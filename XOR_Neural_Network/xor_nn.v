==> flow/design.v <==
module sigmoid (input signed [15:0] inp, 
		output reg [15:0] outp);
	reg [15:0] rom [255:0];
	wire [7:0] sel;
	initial
	begin
		rom[0] = 16'b0000000010000000;
		rom[1] = 16'b0000000010000001;
		rom[2] = 16'b0000000010000010;
		rom[3] = 16'b0000000010000011;
		rom[4] = 16'b0000000010000100;
		rom[5] = 16'b0000000010000101;
		rom[6] = 16'b0000000010000110;
		rom[7] = 16'b0000000010000111;
		rom[8] = 16'b0000000010001000;
		rom[9] = 16'b0000000010001001;
		rom[10] = 16'b0000000010001010;
		rom[11] = 16'b0000000010001011;
		rom[12] = 16'b0000000010001100;
		rom[13] = 16'b0000000010001101;
		rom[14] = 16'b0000000010001110;
		rom[15] = 16'b0000000010001111;
		rom[16] = 16'b0000000010010000;
		rom[17] = 16'b0000000010010001;
		rom[18] = 16'b0000000010010010;
		rom[19] = 16'b0000000010010011;
		rom[20] = 16'b0000000010010100;
		rom[21] = 16'b0000000010010101;
		rom[22] = 16'b0000000010010110;
		rom[23] = 16'b0000000010010111;
		rom[24] = 16'b0000000010011000;
		rom[25] = 16'b0000000010011001;
		rom[26] = 16'b0000000010011010;
		rom[27] = 16'b0000000010011011;
		rom[28] = 16'b0000000010011100;
		rom[29] = 16'b0000000010011101;
		rom[30] = 16'b0000000010011110;
		rom[31] = 16'b0000000010011111;
		rom[32] = 16'b0000000010100000;
		rom[33] = 16'b0000000010100001;
		rom[34] = 16'b0000000010100010;
		rom[35] = 16'b0000000010100011;
		rom[36] = 16'b0000000010100100;
		rom[37] = 16'b0000000010100101;
		rom[38] = 16'b0000000010100110;
		rom[39] = 16'b0000000010100111;
		rom[40] = 16'b0000000010101000;
		rom[41] = 16'b0000000010101001;
		rom[42] = 16'b0000000010101010;
		rom[43] = 16'b0000000010101011;
		rom[44] = 16'b0000000010101100;
		rom[45] = 16'b0000000010101101;
		rom[46] = 16'b0000000010101110;
		rom[47] = 16'b0000000010101111;
		rom[48] = 16'b0000000010110000;
		rom[49] = 16'b0000000010110001;
		rom[50] = 16'b0000000010110010;
		rom[51] = 16'b0000000010110011;
		rom[52] = 16'b0000000010110100;
		rom[53] = 16'b0000000010110101;
		rom[54] = 16'b0000000010110110;
		rom[55] = 16'b0000000010110111;
		rom[56] = 16'b0000000010111000;
		rom[57] = 16'b0000000010111001;
		rom[58] = 16'b0000000010111010;
		rom[59] = 16'b0000000010111011;
		rom[60] = 16'b0000000010111100;
		rom[61] = 16'b0000000010111101;
		rom[62] = 16'b0000000010111110;
		rom[63] = 16'b0000000010111111;
		rom[64] = 16'b0000000011000000;
		rom[65] = 16'b0000000011000001;
		rom[66] = 16'b0000000011000010;
		rom[67] = 16'b0000000011000011;
		rom[68] = 16'b0000000011000100;
		rom[69] = 16'b0000000011000101;
		rom[70] = 16'b0000000011000110;
		rom[71] = 16'b0000000011000111;
		rom[72] = 16'b0000000011001000;
		rom[73] = 16'b0000000011001001;
		rom[74] = 16'b0000000011001010;
		rom[75] = 16'b0000000011001011;
		rom[76] = 16'b0000000011001100;
		rom[77] = 16'b0000000011001101;
		rom[78] = 16'b0000000011001110;
		rom[79] = 16'b0000000011001111;
		rom[80] = 16'b0000000011010000;
		rom[81] = 16'b0000000011010001;
		rom[82] = 16'b0000000011010010;
		rom[83] = 16'b0000000011010011;
		rom[84] = 16'b0000000011010100;
		rom[85] = 16'b0000000011010101;
		rom[86] = 16'b0000000011010110;
		rom[87] = 16'b0000000011010111;
		rom[88] = 16'b0000000011011000;
		rom[89] = 16'b0000000011011001;
		rom[90] = 16'b0000000011011010;
		rom[91] = 16'b0000000011011011;
		rom[92] = 16'b0000000011011100;
		rom[93] = 16'b0000000011011101;
		rom[94] = 16'b0000000011011110;
		rom[95] = 16'b0000000011011111;
		rom[96] = 16'b0000000011100000;
		rom[97] = 16'b0000000011100001;
		rom[98] = 16'b0000000011100010;
		rom[99] = 16'b0000000011100011;
		rom[100] = 16'b0000000011100100;
		rom[101] = 16'b0000000011100101;
		rom[102] = 16'b0000000011100110;
		rom[103] = 16'b0000000011100111;
		rom[104] = 16'b0000000011101000;
		rom[105] = 16'b0000000011101001;
		rom[106] = 16'b0000000011101010;
		rom[107] = 16'b0000000011101011;
		rom[108] = 16'b0000000011101100;
		rom[109] = 16'b0000000011101101;
		rom[110] = 16'b0000000011101110;
		rom[111] = 16'b0000000011101111;
		rom[112] = 16'b0000000011110000;
		rom[113] = 16'b0000000011110001;
		rom[114] = 16'b0000000011110010;
		rom[115] = 16'b0000000011110011;
		rom[116] = 16'b0000000011110100;
		rom[117] = 16'b0000000011110101;
		rom[118] = 16'b0000000011110110;
		rom[119] = 16'b0000000011110111;
		rom[120] = 16'b0000000011111000;
		rom[121] = 16'b0000000011111001;
		rom[122] = 16'b0000000011111010;
		rom[123] = 16'b0000000011111011;
		rom[124] = 16'b0000000011111100;
		rom[125] = 16'b0000000011111101;
		rom[126] = 16'b0000000011111110;
		rom[127] = 16'b0000000011111111;
		rom[128] = 16'b0000000001111111;
		rom[129] = 16'b0000000001111110;
		rom[130] = 16'b0000000001111101;
		rom[131] = 16'b0000000001111100;
		rom[132] = 16'b0000000001111011;
		rom[133] = 16'b0000000001111010;
		rom[134] = 16'b0000000001111001;
		rom[135] = 16'b0000000001111000;
		rom[136] = 16'b0000000001110111;
		rom[137] = 16'b0000000001110110;
		rom[138] = 16'b0000000001110101;
		rom[139] = 16'b0000000001110100;
		rom[140] = 16'b0000000001110011;
		rom[141] = 16'b0000000001110010;
		rom[142] = 16'b0000000001110001;
		rom[143] = 16'b0000000001110000;
		rom[144] = 16'b0000000001101111;
		rom[145] = 16'b0000000001101110;
		rom[146] = 16'b0000000001101101;
		rom[147] = 16'b0000000001101100;
		rom[148] = 16'b0000000001101011;
		rom[149] = 16'b0000000001101010;
		rom[150] = 16'b0000000001101001;
		rom[151] = 16'b0000000001101000;
		rom[152] = 16'b0000000001100111;
		rom[153] = 16'b0000000001100110;
		rom[154] = 16'b0000000001100101;
		rom[155] = 16'b0000000001100100;
		rom[156] = 16'b0000000001100011;
		rom[157] = 16'b0000000001100010;
		rom[158] = 16'b0000000001100001;
		rom[159] = 16'b0000000001100000;
		rom[160] = 16'b0000000001011111;
		rom[161] = 16'b0000000001011110;
		rom[162] = 16'b0000000001011101;
		rom[163] = 16'b0000000001011100;
		rom[164] = 16'b0000000001011011;
		rom[165] = 16'b0000000001011010;
		rom[166] = 16'b0000000001011001;
		rom[167] = 16'b0000000001011000;
		rom[168] = 16'b0000000001010111;
		rom[169] = 16'b0000000001010110;
		rom[170] = 16'b0000000001010101;
		rom[171] = 16'b0000000001010100;
		rom[172] = 16'b0000000001010011;
		rom[173] = 16'b0000000001010010;
		rom[174] = 16'b0000000001010001;
		rom[175] = 16'b0000000001010000;
		rom[176] = 16'b0000000001001111;
		rom[177] = 16'b0000000001001110;
		rom[178] = 16'b0000000001001101;
		rom[179] = 16'b0000000001001100;
		rom[180] = 16'b0000000001001011;
		rom[181] = 16'b0000000001001010;
		rom[182] = 16'b0000000001001001;
		rom[183] = 16'b0000000001001000;
		rom[184] = 16'b0000000001000111;
		rom[185] = 16'b0000000001000110;
		rom[186] = 16'b0000000001000101;
		rom[187] = 16'b0000000001000100;
		rom[188] = 16'b0000000001000011;
		rom[189] = 16'b0000000001000010;
		rom[190] = 16'b0000000001000001;
		rom[191] = 16'b0000000001000000;
		rom[192] = 16'b0000000000111111;
		rom[193] = 16'b0000000000111110;
		rom[194] = 16'b0000000000111101;
		rom[195] = 16'b0000000000111100;
		rom[196] = 16'b0000000000111011;
		rom[197] = 16'b0000000000111010;
		rom[198] = 16'b0000000000111001;
		rom[199] = 16'b0000000000111000;
		rom[200] = 16'b0000000000110111;
		rom[201] = 16'b0000000000110110;
		rom[202] = 16'b0000000000110101;
		rom[203] = 16'b0000000000110100;
		rom[204] = 16'b0000000000110011;
		rom[205] = 16'b0000000000110010;
		rom[206] = 16'b0000000000110001;
		rom[207] = 16'b0000000000110000;
		rom[208] = 16'b0000000000101111;
		rom[209] = 16'b0000000000101110;
		rom[210] = 16'b0000000000101101;
		rom[211] = 16'b0000000000101100;
		rom[212] = 16'b0000000000101011;
		rom[213] = 16'b0000000000101010;
		rom[214] = 16'b0000000000101001;
		rom[215] = 16'b0000000000101000;
		rom[216] = 16'b0000000000100111;
		rom[217] = 16'b0000000000100110;
		rom[218] = 16'b0000000000100101;
		rom[219] = 16'b0000000000100100;
		rom[220] = 16'b0000000000100011;
		rom[221] = 16'b0000000000100010;
		rom[222] = 16'b0000000000100001;
		rom[223] = 16'b0000000000100000;
		rom[224] = 16'b0000000000011111;
		rom[225] = 16'b0000000000011110;
		rom[226] = 16'b0000000000011101;
		rom[227] = 16'b0000000000011100;
		rom[228] = 16'b0000000000011011;
		rom[229] = 16'b0000000000011010;
		rom[230] = 16'b0000000000011001;
		rom[231] = 16'b0000000000011000;
		rom[232] = 16'b0000000000010111;
		rom[233] = 16'b0000000000010110;
		rom[234] = 16'b0000000000010101;
		rom[235] = 16'b0000000000010100;
		rom[236] = 16'b0000000000010011;
		rom[237] = 16'b0000000000010010;
		rom[238] = 16'b0000000000010001;
		rom[239] = 16'b0000000000010000;
		rom[240] = 16'b0000000000001111;
		rom[241] = 16'b0000000000001110;
		rom[242] = 16'b0000000000001101;
		rom[243] = 16'b0000000000001100;
		rom[244] = 16'b0000000000001011;
		rom[245] = 16'b0000000000001010;
		rom[246] = 16'b0000000000001001;
		rom[247] = 16'b0000000000001000;
		rom[248] = 16'b0000000000000111;
		rom[249] = 16'b0000000000000110;
		rom[250] = 16'b0000000000000101;
		rom[251] = 16'b0000000000000100;
		rom[252] = 16'b0000000000000011;
		rom[253] = 16'b0000000000000010;
		rom[254] = 16'b0000000000000001;
		rom[255] = 16'b0000000000000000;
	end
	assign sel = inp[9:2];
	always@(*)
	begin
		if (inp > 511)
			outp <= 16'b0000000100000000;
		else if (inp < -511)
			outp <= 16'b0000000000000000;
		else
			outp <= rom [sel];
	end
endmodule
module neuron_1 (input clk,
		 input rst,
		 input en,
		 input [15:0] x1, 
		 output reg [15:0] f);
	reg signed [15:0] xa;
	wire signed [15:0] fa;
	always@(posedge clk)
	begin
		if (rst)
		begin
			xa <= 16'd0;
			f <= 16'd0;
		end
		else if (en)
		begin
			xa <= x1 << 4;
			f <= fa;
		end
	end			   
	sigmoid sgmd (xa, fa);
endmodule
module neuron_2 (input clk,
		 input rst,
		 input en,
		 input [15:0] x1, 
		 output reg [15:0] f);
	reg signed [15:0] xa;
	wire signed [15:0] fa;
	always@(posedge clk)
	begin
		if (rst)
		begin
			xa <= 16'd0;
			f <= 16'd0;
		end
		else if (en)
		begin
			xa <= -(x1 << 4);
			f <= fa;
		end
	end			   
	sigmoid sgmd (xa, fa);
endmodule
module neuron_3 (input clk,
		 input rst,
		 input en,
		 input [15:0] x1, 
		 input [15:0] x2,
		 output reg [15:0] f);
	reg signed [15:0] xa;
	wire signed [15:0] fa;
	always@(posedge clk)
	begin
		if (rst)
		begin
			xa <= 16'd0;
			f <= 16'd0;
		end
		else if (en)
		begin
			xa <= (((x1 + x2) << 4) - ((16'd24) << 8));
			f <= fa;
		end
	end			   
	sigmoid sgmd (xa, fa);
endmodule
module neuron_4 (input clk,
		 input rst,
		 input en,
		 input [15:0] x1, 
		 input [15:0] x2,
		 output reg [15:0] f);
	reg signed [15:0] xa;
	wire signed [15:0]	fa;
	always@(posedge clk)
	begin
		if (rst)
		begin
			xa <= 16'd0;
			f <= 16'd0;
		end
		else if (en)
		begin
			xa <= (((x1 + x2) << 4) - ((16'd8) << 8));
			f <= fa;
		end
	end			   
	sigmoid sgmd (xa, fa);
endmodule
module xor_nn (input clk,
	       input rst,
	       input en,
	       input [15:0] x1,
	       input [15:0] x2,
	       output cl);
	wire signed [15:0] f1, f2, f3, f4, f5, f6, f7;
	neuron_1 n1 (clk, rst, en, x1, f1);
	neuron_1 n2 (clk, rst, en, x2, f2);
	neuron_2 n3 (clk, rst, en, x1, f3);
	neuron_2 n4 (clk, rst, en, x2, f4);
	neuron_3 n5 (clk, rst, en, f1, f2, f5);
	neuron_3 n6 (clk, rst, en, f3, f4, f6);
	neuron_4 n7 (clk, rst, en, f5, f6, f7);
	assign cl = ~f7[8];
endmodule
# Step by step through the tools: xor_nn
# What the tools print for xor_nn, step after step.
# Line numbers count from 1 in the design file above.
design:
  design: "xor_nn"
  clock: "clk"
  lib: "sky130hd"
  corner: "tt_025C_1v80"

# Word-level counts
# Source: Yosys, flattened and elaborated, memories not mapped. Widths are those after wreduce. Print and check cells do not count. Equal cells are merged and count once.
# Yosys's memory passes give these memory sizes; they may raise the number of words (mostly to a power of two), join words into wider ones and drop unused or constant bits.
word_totals:
  clocked_rd_ports_x_width: 56
  mem_count: 7
  inputBits: 35
  reg_bits: 185
  mem_bits_ro: 14336
  word_cells: 72
  output_inout_bits: 1
mem_list:
  columns: ["memory", "words", "word_bits", "rd", "write_ports", "line", "text"]
  rows:
  - ["n1.sgmd.rom", 256, 8, 1, 0, 3, "reg [15:0] rom [255:0];"]
  - ["n2.sgmd.rom", 256, 8, 1, 0, 3, null]
  - ["n3.sgmd.rom", 256, 8, 1, 0, 3, null]
  - ["n4.sgmd.rom", 256, 8, 1, 0, 3, null]
  - ["n5.sgmd.rom", 256, 8, 1, 0, 3, null]
  - ["n6.sgmd.rom", 256, 8, 1, 0, 3, null]
# Memories not listed: 1.
op_classes:
  n_addsub: 8
  n_mux: 28
  logic: 1
  cmp: 14
ops:
  columns: ["op", "count"]
  rows:
  - ["two-way mux 12 bit", 12]
  - ["> comparator 16 x 10 -> 1 bit with constant B", 7]
  - ["less-than comparator 16 x 10 -> 1 bit with constant B", 7]
  - ["two-way mux 8 bit", 14]
  - ["adder 12 bit", 3]
  - ["subtractor 16 x 13 -> 16 bit with constant B", 2]
  - ["negation 16 bit", 2]
  - ["two-way mux 9 bit", 2]
  - ["subtractor 16 x 12 -> 16 bit with constant B", 1]
  - ["inverter 1 bit", 1]

# Depth
# Depth = most cells in a row (Yosys ltp): at word level without a register or memory, in the mapped netlist without a sequential cell, where the memories' decode and read muxes count.
depth:
  word_depth: 4
  abc_area: 1
  ltp_mapped: 12

# Netlist
# The flow's flattened synthesis, as Yosys stat reports it; memories are mapped. The netlist is that of the ABC_AREA named above (0 if unset); the other value can give another one.
mapped:
  cell_count: 1013
  seq_area_um2: 3363.2
  ffs: 168
  area_um2: 7802.5
types:
  columns: ["type", "count", "area_total_um2"]
  rows:
  - ["sky130_fd_sc_hd__dfxtp_1", 168, 3.36E+03]
  - ["sky130_fd_sc_hd__nand2_1", 238, 893.357]
  - ["sky130_fd_sc_hd__a21oi_1", 97, 485.466]
  - ["sky130_fd_sc_hd__ha_1", 37, 462.944]
  - ["sky130_fd_sc_hd__nor2_1", 105, 394.128]
  - ["sky130_fd_sc_hd__inv_1", 95, 356.592]
  - ["sky130_fd_sc_hd__o21ai_0", 55, 275.264]
  - ["sky130_fd_sc_hd__nand3_1", 45, 225.216]
  - ["sky130_fd_sc_hd__xnor2_1", 24, 210.202]
  - ["sky130_fd_sc_hd__a21oi_2", 14, 122.618]
  - ["sky130_fd_sc_hd__xor2_1", 13, 113.859]
  - ["sky130_fd_sc_hd__buf_2", 21, 105.101]
  - ["sky130_fd_sc_hd__a21oi_4", 6, 97.594]
  - ["sky130_fd_sc_hd__nand4_1", 11, 68.816]
  - ["sky130_fd_sc_hd__buf_6", 6, 67.565]
  - ["sky130_fd_sc_hd__nand3b_1", 9, 67.565]
  - ["sky130_fd_sc_hd__o21ai_1", 11, 55.053]
  - ["sky130_fd_sc_hd__nand2_4", 4, 45.043]
# Not listed: further types 20, cells in them 54.

# Timing after synthesis
# OpenSTA on the mapped netlist: ideal clock, no wires. The path of least setup slack (recovery checks aside). Input and output delay are each 20% of the period. Register names are those of the netlist, which keeps one name where synthesis merged equal registers.
synth_timing:
  path_type: "flip-flop to flip-flop"
  start: "register n5.f[6]"
  end: "register n7.xa[13]"
  setup_time_ns: 0.070
  arrival_ns: 1.730
  period_ns: 2.87
  delay_ns: 1.800
  setup_slack_ns: 1.071
  n_path_buf: 0
  stages: 10
  required_time_ns: 2.800
  period_less_setup_slack_ns: 1.799
# "delay_ns" is the arrival time less input delay plus setup time.
# "stages": output pins that drive a net of the path, with the launching flip-flop's if there is one; two outputs of one cell count as two.
# "period_less_setup_slack_ns" = period - worst setup slack (recovery checks aside). The figure is calculated, with input and output delays left at 20% of the set period.
# Between the ends stands the longest chain of elaborated cells between them, by number of cells; it is not shown to be the way that was timed. Of several equally long chains one is given.
# Each line given opens the expression or statement behind the cell; cells for indexed reads and writes are added by Yosys, which also makes memories of some case tables.
synth_between:
  cell_sequence: "sky130_fd_sc_hd__dfxtp_1 -> sky130_fd_sc_hd__ha_1 -> sky130_fd_sc_hd__nand2_1 -> sky130_fd_sc_hd__inv_1 -> sky130_fd_sc_hd__a21oi_1 -> sky130_fd_sc_hd__nand3_1 -> sky130_fd_sc_hd__and2_1 -> sky130_fd_sc_hd__ha_1 -> sky130_fd_sc_hd__ha_1 -> sky130_fd_sc_hd__a21oi_1"
  elab_chain_len: 2
  cone_cells: 2
  cone_lines: 1
  cone_classes: "add/sub: 2"
synth_rtl:
  columns: ["item", "line", "text"]
  rows:
  - ["from (decl)", 324, "output reg [15:0] f);"]
  - ["from (assign)", 332, "f <= 16'd0;"]
  - ["from (assign)", 337, "f <= fa;"]
  - ["adder 12 bit", 359, "xa <= (((x1 + x2) << 4) - ((16'd8) << 8));"]
  - ["subtractor 16 x 12 -> 16 bit", 359, null]
  - ["to (assign)", 354, "xa <= 16'd0;"]
  - ["to (assign)", 359, null]
  - ["to (decl)", 348, "reg signed [15:0] xa;"]

# Timing after layout
# Path of least setup slack in the final report of run 1 (OpenROAD, finished layout, wires in). Where an end is a register, its clock arrival counts in the times.
layout_timing:
  path_type: "input port to flip-flop"
  start: "input x2[0]"
  end: "register n4.xa[14]"
  setup_time_ns: 0.10
  required_time_ns: 4.14
  stages: 10
  setup_slack_ns: 1.66
  arrival_ns: 2.48
  input_delay_ns: 0.76
  period_ns: 3.81
  n_path_buf: 1
# Between the ends stands the longest chain of elaborated cells between them, by number of cells; it is not shown to be the way that was timed. Of several equally long chains one is given.
layout_between:
  cell_sequence: "sky130_fd_sc_hd__clkdlybuf4s50_1 -> sky130_fd_sc_hd__inv_1 -> sky130_fd_sc_hd__ha_1 -> sky130_fd_sc_hd__nand3_1 -> sky130_fd_sc_hd__inv_1 -> sky130_fd_sc_hd__nand2_1 -> sky130_fd_sc_hd__nor2_1 -> sky130_fd_sc_hd__nand3_1 -> sky130_fd_sc_hd__a21oi_1 -> sky130_fd_sc_hd__nor2_1"
  elab_chain_len: 1
  cone_cells: 1
  cone_lines: 1
  cone_classes: "add/sub: 1"
layout_rtl:
  columns: ["item", "line", "text"]
  rows:
  - ["from (decl)", 369, "input [15:0] x2,"]
  - ["negation 16 bit", 313, "xa <= -(x1 << 4);"]
  - ["to (assign)", 308, "xa <= 16'd0;"]
  - ["to (assign)", 313, null]
  - ["to (decl)", 302, "reg signed [15:0] xa;"]

FLOW RESULTS
============

2 stored runs of xor_nn in the flow (synthesis by Yosys, layout by OpenROAD, sky130hd cells), in arbitrary order. Constraints: input delay and output delay 20% of the set period each, output load 0.01 pF.
"achieved_clock_period_ns" means the clock period less the worst setup slack. The figure is calculated, with input and output delays left at 20% of the set period.
By "worst_setup_path_time_ns" is meant the share of the clock period that the worst setup path is allowed (20% is reserved at inputs, 20% at outputs), minus its slack. Clock arrival times at its registers enter into it.
"total_power_uw" is the tool's figure for a default switching activity; nothing was simulated.

--- run 1 ---
==> flow/run.sh <==
#!/bin/bash
# the make line also repeats the synthesis and layout settings of config.mk as NAME=value (left out here)
make -C /OpenROAD-flow-scripts/flow DESIGN_CONFIG=/design/flow/config.mk WORK_HOME=/design/flow/orfs CLKGATE_MAP_FILE= finish
==> flow/config.mk <==
export PLATFORM = sky130hd
export DESIGN_NAME = xor_nn
export DESIGN_NICKNAME = xor_nn
export VERILOG_FILES = /design/flow/design.v
export SDC_FILE = /design/flow/constraint.sdc
export NUM_CORES = 4
export LEC_CHECK = 0
export ABC_AREA = 1
export CAP_MARGIN = 20
export CELL_PAD_IN_SITES_GLOBAL_PLACEMENT = 2
export CORE_ASPECT_RATIO = 1.29
export CORE_MARGIN = 2
export CORE_UTILIZATION = 26
export CTS_CLUSTER_SIZE = 40
export GPL_ROUTABILITY_DRIVEN = 1
export HOLD_SLACK_MARGIN = 0.07
export MIN_ROUTING_LAYER = met1
export PLACE_DENSITY_LB_ADDON = 0.0
export SETUP_SLACK_MARGIN = 0.74
export SLEW_MARGIN = 20
==> flow/constraint.sdc <==
create_clock -name core_clock -period 3.81 [get_ports {clk}]
set_input_delay 0.7620 -clock core_clock [delete_from_list [all_inputs] [get_ports {clk}]]
set_output_delay 0.7620 -clock core_clock [all_outputs]
set_load 0.01 [all_outputs]

==> results, as YAML <==
results:
  timing.setup.tns_ns: 0.000
  worst_hold_slack_ns: 0.443
  stdcell_area_um2: 8993.6
  final_setup_ws_ns: 1.661
  post_synth_area_um2: 7802.5
  utilization_pct: 30.3
  design.die.area_um2: 31422.2
  worst_setup_path_time_ns: 1.39
  timing.worst_path_kind: "input port to flip-flop"
  achieved_clock_period_ns: 2.149
  total_power_uw: 4265

--- run 2 ---
==> flow/run.sh <==
#!/bin/bash
# the make line also repeats the synthesis and layout settings of config.mk as NAME=value (left out here)
make -C /OpenROAD-flow-scripts/flow DESIGN_CONFIG=/design/flow/config.mk WORK_HOME=/design/flow/orfs CLKGATE_MAP_FILE= finish
==> flow/config.mk <==
export PLATFORM = sky130hd
export DESIGN_NAME = xor_nn
export DESIGN_NICKNAME = xor_nn
export VERILOG_FILES = /design/flow/design.v
export SDC_FILE = /design/flow/constraint.sdc
export NUM_CORES = 4
export LEC_CHECK = 0
export CAP_MARGIN = 20
export CELL_PAD_IN_SITES_DETAIL_PLACEMENT = 1
export CORE_MARGIN = 2
export CORE_UTILIZATION = 35
export MAX_ROUTING_LAYER = met4
export MIN_ROUTING_LAYER = met2
export PLACE_DENSITY_LB_ADDON = 0.2
export SETUP_SLACK_MARGIN = -0.13
export SLEW_MARGIN = 40
==> flow/constraint.sdc <==
create_clock -name core_clock -period 2.81 [get_ports {clk}]
set_input_delay 0.5620 -clock core_clock [delete_from_list [all_inputs] [get_ports {clk}]]
set_output_delay 0.5620 -clock core_clock [all_outputs]
set_load 0.01 [all_outputs]

==> results, as YAML <==
results:
  timing.setup.tns_ns: 0.000
  worst_hold_slack_ns: 0.440
  stdcell_area_um2: 8530.7
  final_setup_ws_ns: 0.236
  post_synth_area_um2: 7310.8
  utilization_pct: 41.9
  design.die.area_um2: 22059.7
  worst_setup_path_time_ns: 2.57
  timing.worst_path_kind: "flip-flop to flip-flop"
  achieved_clock_period_ns: 2.574
  total_power_uw: 5587
