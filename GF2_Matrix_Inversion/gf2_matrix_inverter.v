==> flow/design.v <==
module gf2_matrix_inverter 
	(input clk,
	 input rst,
	 input str,
	 input [15:0] input_matrix,
	 output [15:0] output_matrix,
	 output bsy,
	 output fin);
localparam s0 = 0;
localparam s1 = 1;
localparam s2 = 2;
localparam s3 = 3;
localparam s4 = 4;
localparam s5 = 5;
localparam s6 = 6;
reg [2:0] present_state = s0;
reg [2:0] next_state;
reg done, done_next;
always@(*)
begin
	case (present_state)
		s0 : begin
			if (str == 1)
				next_state = s1;
			else
				next_state = s0;
			done_next = 0;
			end
		s1 : begin
			next_state = s2;
			done_next = 0;
			end
		s2 : begin
			next_state = s3;
			done_next = 0;
			end
		s3 : begin
			next_state = s4;
			done_next = 0;
			end
		s4 : begin
			next_state = s5;
			done_next = 0;
			end
		s5 : begin
			next_state = s6;
			done_next = 0;
			end
		s6 : begin
			next_state = s0;
			done_next = 1;
			end
		default : begin
			next_state = s0;
			done_next = 0;
			end
	endcase
end
reg [15:0] intermediate;
reg [15:0] inverse;
reg [15:0] intermediate_next;
reg [15:0] inverse_next;
always@(*)
begin
	case (present_state)
	s0 : begin
		intermediate_next = input_matrix;
		inverse_next = 16'h8421;
		end
	s1 : begin
		intermediate_next = intermediate;
		inverse_next = inverse;
		if (intermediate[11] == 1)
			begin
			intermediate_next[11:8] = intermediate[11:8] ^ intermediate[15:12];
			inverse_next[11:8] = inverse[11:8] ^ inverse[15:12];	
			end
		if (intermediate[7] == 1)
			begin
			intermediate_next[7:4] = intermediate[7:4] ^ intermediate[15:12];
			inverse_next[7:4] = inverse[7:4] ^ inverse[15:12];	
			end
		if (intermediate[3] == 1)
			begin
			intermediate_next[3:0] = intermediate[3:0] ^ intermediate[15:12];
			inverse_next[3:0] = inverse[3:0] ^ inverse[15:12];	
			end
		end
	s2 : begin
		intermediate_next = intermediate;
		inverse_next = inverse;
		if (intermediate[6] == 1)
			begin
			intermediate_next[7:4] = intermediate[7:4] ^ intermediate[11:8];
			inverse_next[7:4] = inverse[7:4] ^ inverse[11:8];	
			end
		if (intermediate[2] == 1)
			begin
			intermediate_next[3:0] = intermediate[3:0] ^ intermediate[11:8];
			inverse_next[3:0] = inverse[3:0] ^ inverse[11:8];	
			end
		end
	s3 : begin
		intermediate_next = intermediate;
		inverse_next = inverse;
		if (intermediate[1] == 1)
			begin
			intermediate_next[3:0] = intermediate[3:0] ^ intermediate[7:4];
			inverse_next[3:0] = inverse[3:0] ^ inverse[7:4];	
			end
		end
	s4 : begin
		intermediate_next = intermediate;
		inverse_next = inverse;
		if (intermediate[12] == 1)
			begin
			intermediate_next[15:12] = intermediate[15:12] ^ intermediate[3:0];
			inverse_next[15:12] = inverse[15:12] ^ inverse[3:0];	
			end
		if (intermediate[8] == 1)
			begin
			intermediate_next[11:8] = intermediate[11:8] ^ intermediate[3:0];
			inverse_next[11:8] = inverse[11:8] ^ inverse[3:0];	
			end
		if (intermediate[4] == 1)
			begin
			intermediate_next[7:4] = intermediate[7:4] ^ intermediate[3:0];
			inverse_next[7:4] = inverse[7:4] ^ inverse[3:0];	
			end
		end
	s5 : begin
		intermediate_next = intermediate;
		inverse_next = inverse;
		if (intermediate[13] == 1)
			begin
			intermediate_next[15:12] = intermediate[15:12] ^ intermediate[7:4];
			inverse_next[15:12] = inverse[15:12] ^ inverse[7:4];	
			end
		if (intermediate[9] == 1)
			begin
			intermediate_next[11:8] = intermediate[11:8] ^ intermediate[7:4];
			inverse_next[11:8] = inverse[11:8] ^ inverse[7:4];	
			end
		end
	s6 : begin
		intermediate_next = intermediate;
		inverse_next = inverse;
		if (intermediate[14] == 1)
			begin
			intermediate_next[15:12] = intermediate[15:12] ^ intermediate[11:8];
			inverse_next[15:12] = inverse[15:12] ^ inverse[11:8];	
			end
		end 
	default : begin
			intermediate_next = input_matrix;
			inverse_next = 16'h8421;
			end
	endcase
end
always@(posedge clk)
begin
	if (rst == 0)
	begin
		present_state <= s0;
		intermediate <= 16'd0;
		inverse <= 16'd0;
		done <= 0;
	end
	else
	begin
		present_state <= next_state;
		intermediate <= intermediate_next;
		inverse <= inverse_next;
		done <= done_next;
	end
end
assign output_matrix = done ? inverse : 16'bx;
assign bsy = (present_state != s0) ? 1'b1 : 1'b0;
assign fin = done;
endmodule
=== Tool chain data of gf2_matrix_inverter ===
Tool output for the design above, in the order of the flow.
Line numbers count from 1 in the design file above.
Library cell names are shortened.
The mark - stands for no value.

* Top module: gf2_matrix_inverter
* Clock: clk
* Cell library: sky130hd
* Corner: tt_025C_1v80

=== After elaboration ===
Source: Yosys, flattened and elaborated, memories not mapped. Widths are those after wreduce. Registers that Yosys merges into a memory's read port (data or address) are not register bits. Print and check cells do not count. Equal cells are merged and count once.

* Equal/unequal tests: 18
* Mux-type cells: 37
* Bitwise gates (word level): 16
* Reduce/logical cells: 22

{| class="wikitable"
|+ Operators by type and width
! operator !! number
|-
| 4-bit case mux with 4-bit select || 8
|-
| 4-bit two-way mux || 24
|-
| 4-bit bitwise XOR || 12
|-
| 3-bit AND reduction || 12
|-
| 2-bit inequality test (second input constant) || 12
|-
| 3-bit case mux with 6-bit select || 1
|-
| 4-bit AND reduction || 4
|-
| 16-bit two-way mux || 1
|-
| 3-bit OR reduction || 4
|-
| 3-bit equality test (second input constant) || 3
|-
| 3-bit by 2-bit equality test with 1-bit output (second input constant) || 2
|-
| 1-bit inverter || 4
|-
| 3-bit by 1-bit equality test with 1-bit output (second input constant) || 1
|-
| 3-bit zero test || 1
|-
| 3-bit nonzero test || 1
|-
| 1-bit two-way mux || 3
|}

* Register bits after elaboration: 36
* Input port bits: 19
* Output and inout bits: 18
* Word-level cells: 115

=== Longest topological paths ===
Depth = most cells in a row (Yosys ltp): at word level without a register or memory, in the mapped netlist without a sequential cell, where the memories' decode and read muxes count.

* Word-level depth: 4
* ABC_AREA: 0
* Gate-level depth with buffers: 8
* Mapped depth without buffers: 7

=== Netlist ===
Source: synth_stat.txt of the flow (Yosys; design flattened, memories mapped). It holds for the ABC_AREA given above (unset counts as 0); a run with the other value may have another netlist.

{| class="wikitable"
|+ Cell types
! cell !! number !! total area (um2)
|-
| dfxtp_1 || 36 || 720.691
|-
| a21oi_1 || 35 || 175.168
|-
| ha_1 || 12 || 150.144
|-
| o21ai_0 || 28 || 140.134
|-
| buf_6 || 11 || 123.869
|-
| xor2_1 || 14 || 122.618
|-
| o22ai_1 || 18 || 112.608
|-
| nand2_1 || 27 || 101.347
|-
| nor2_1 || 25 || 93.84
|-
| buf_2 || 15 || 75.072
|-
| mux2i_1 || 7 || 70.067
|-
| clkbuf_1 || 18 || 67.565
|-
| mux2_2 || 6 || 67.565
|-
| a22oi_1 || 8 || 60.058
|-
| and3_1 || 9 || 56.304
|-
| nand2b_1 || 9 || 56.304
|-
| a211oi_1 || 7 || 52.55
|-
| nand3_1 || 10 || 50.048
|}

Not listed: further types 57, cells in them 145.

* Standard cells after synthesis: 440
* Mapped area: 3,360.7 um2
* Sequential part of the area: 720.7 um2
* Flip-flop cells: 36
* Buffer cells: 52

=== Timing after synthesis ===
Source: OpenSTA report_checks on the synthesized netlist (no wires, ideal clock, input and output delay 20% of the period each), path of least setup slack; recovery checks are left aside. Register names are those of the netlist, which keeps one name where synthesis merged equal registers.

* Path kind: flip-flop to flip-flop
* From: reg intermediate[12]
* To: reg inverse[13]
* Clock period: 1.84 ns
* Setup time: 0.115 ns
* Time at the first pin: 0.000 ns
* Arrival: 1.454 ns
* Required time: 1.725 ns
* Slack: 0.270 ns
* Path delay: 1.569 ns
* Stages on the path: 8
* Buffers on the path: 2
* Synthesis period reached: 1.57 ns

"path delay" = arrival - input delay + setup time.
"stages on the path" counts driving pins, that of a launching flip-flop among them; a cell with two outputs on the path counts twice.
"synthesis period reached" is the clock period less the worst setup slack; recovery checks do not enter. This is arithmetic on one report: input and output delays are still those of the set period (20% each).
Between the ends stands the longest chain of elaborated cells between them, by number of cells; it is not shown to be the way that was timed. Of several equally long chains one is given.
Each line given opens the expression or statement behind the cell; cells for indexed reads and writes are added by Yosys, which also makes memories of some case tables.

* Cell sequence: dfxtp_1 -> buf_6 -> or3b_1 -> a21oi_2 -> nor2b_1 -> buf_6 -> and3_1 -> a31o_1
* Cells in the longest elaborated chain: 2
* Elaborated cells on any way between the ends: 4
* Source lines of those cells: 2
* Classes of those cells: eq/ne (1); mux (2); reduce/logical (1)

{| class="wikitable"
|+ Ends and longest elaborated chain, post-synthesis
! item !! RTL line !! RTL
|-
| from (decl) || 59 || <nowiki>reg [15:0] intermediate;</nowiki>
|-
| from (assign) || 165 || <nowiki>intermediate <= 16'd0;</nowiki>
|-
| from (assign) || 172 || <nowiki>intermediate <= intermediate_next;</nowiki>
|-
| 4-bit two-way mux || 115 || <nowiki>if (intermediate[12] == 1)</nowiki>
|-
| 4-bit case mux with 4-bit select || 65 || <nowiki>case (present_state)</nowiki>
|-
| to (assign) || 166 || <nowiki>inverse <= 16'd0;</nowiki>
|-
| to (assign) || 173 || <nowiki>inverse <= inverse_next;</nowiki>
|-
| to (decl) || 60 || <nowiki>reg [15:0] inverse;</nowiki>
|}

=== Path in the finished layout ===
Path of least setup slack in the final report of run A (OpenROAD, finished layout, wires in). Where an end is a register, its clock arrival counts in the times.

* Path kind: flip-flop to flip-flop
* From: reg present_state[2]
* To: reg inverse[13]
* Clock period: 1.28 ns
* Setup time: 0.11 ns
* Time at the first pin: 0.29 ns
* Arrival: 1.92 ns
* Required time: 1.47 ns
* Slack: -0.46 ns
* Stages on the path: 8
* Buffers on the path: 2

Between the ends stands the longest chain of elaborated cells between them, by number of cells; it is not shown to be the way that was timed. Of several equally long chains one is given.

* Cell sequence: dfxtp_4 -> buf_6 -> or3b_1 -> a21oi_2 -> nor2b_4 -> buf_6 -> and3_4 -> a31o_1
* Cells in the longest elaborated chain: 4
* Elaborated cells on any way between the ends: 13
* Classes of those cells: eq/ne (9); mux (1); logic (1); reduce/logical (2)

{| class="wikitable"
|+ Ends and longest elaborated chain, post-layout
! item !! RTL line !! RTL
|-
| from (decl) || 16 || <nowiki>reg [2:0] present_state = s0;</nowiki>
|-
| from (assign) || 164 || <nowiki>present_state <= s0;</nowiki>
|-
| from (assign) || 171 || <nowiki>present_state <= next_state;</nowiki>
|-
| 3-bit by 2-bit equality test with 1-bit output || 65 || <nowiki>case (present_state)</nowiki>
|-
| 3-bit OR reduction || - ||
|-
| 1-bit inverter || - ||
|-
| 4-bit AND reduction || - ||
|-
| to (assign) || 166 || <nowiki>inverse <= 16'd0;</nowiki>
|-
| to (assign) || 173 || <nowiki>inverse <= inverse_next;</nowiki>
|-
| to (decl) || 60 || <nowiki>reg [15:0] inverse;</nowiki>
|}

Subject: flow runs of gf2_matrix_inverter

Hi,

Below are 2 stored runs of the flow (Yosys, OpenROAD; platform sky130hd) on gf2_matrix_inverter, each with its settings and what was measured, unordered. Constraints: input delay and output delay 20% of the set period each, output load 0.01 pF.
"period reached" = clock period - worst setup slack. The figure is calculated, with input and output delays left at 20% of the set period.
"worst setup path time" = time allowed to the worst setup path (clock period - input delay - output delay, where it has them) - its slack; a late launch clock adds to it, a late capture clock takes from it.
"total design power" is the tool's figure for a default switching activity; nothing was simulated.

=== Run A ===
{| class="wikitable"
! Setting !! Value
|-
| period_ns || 1.28
|-
| CORE_UTILIZATION || 25
|-
| SETUP_SLACK_MARGIN || 0.12
|-
| PLACE_DENSITY_LB_ADDON || 0.09
|-
| CORE_ASPECT_RATIO || 1.19
|-
| CELL_PAD_IN_SITES_DETAIL_PLACEMENT || 1
|-
| TNS_END_PERCENT || 30
|-
| ABC_AREA || 0
|-
| CTS_CLUSTER_SIZE || 30
|-
| SLEW_MARGIN || 5
|-
| CAP_MARGIN || 20
|-
| CORE_MARGIN || 2
|-
! Result !! Value
|-
| Overall die area || 14,390.0 um2
|-
| Standard-cell area of the final layout || 6,035.8 um2
|-
| Worst hold slack in the final report || 0.519 ns
|-
| Setup slack of the critical path || -0.458 ns
|-
| Utilization after layout || 45.6%
|-
| Total negative slack || -9.813 ns
|-
| Period reached || 1.738 ns
|-
| Synthesized cell area || 3,360.7 um2
|-
| Total design power || 5.997 mW
|-
| Worst setup path time || 1.74 ns
|-
| Worst setup path kind || flip-flop to flip-flop
|}

=== Run B ===
{| class="wikitable"
! Setting !! Value
|-
| period_ns || 1.65
|-
| SETUP_SLACK_MARGIN || 0.22
|-
| CAP_MARGIN || 20
|-
| CORE_MARGIN || 2
|-
| CORE_UTILIZATION || 40
|-
| SLEW_MARGIN || 20
|-
! Result !! Value
|-
| Overall die area || 9,150.8 um2
|-
| Standard-cell area of the final layout || 5,296.3 um2
|-
| Worst hold slack in the final report || 0.505 ns
|-
| Setup slack of the critical path || -0.099 ns
|-
| Utilization after layout || 64.8%
|-
| Total negative slack || -0.639 ns
|-
| Period reached || 1.749 ns
|-
| Synthesized cell area || 3,360.7 um2
|-
| Total design power || 3.973 mW
|-
| Worst setup path time || 1.75 ns
|-
| Worst setup path kind || flip-flop to flip-flop
|}

Regards
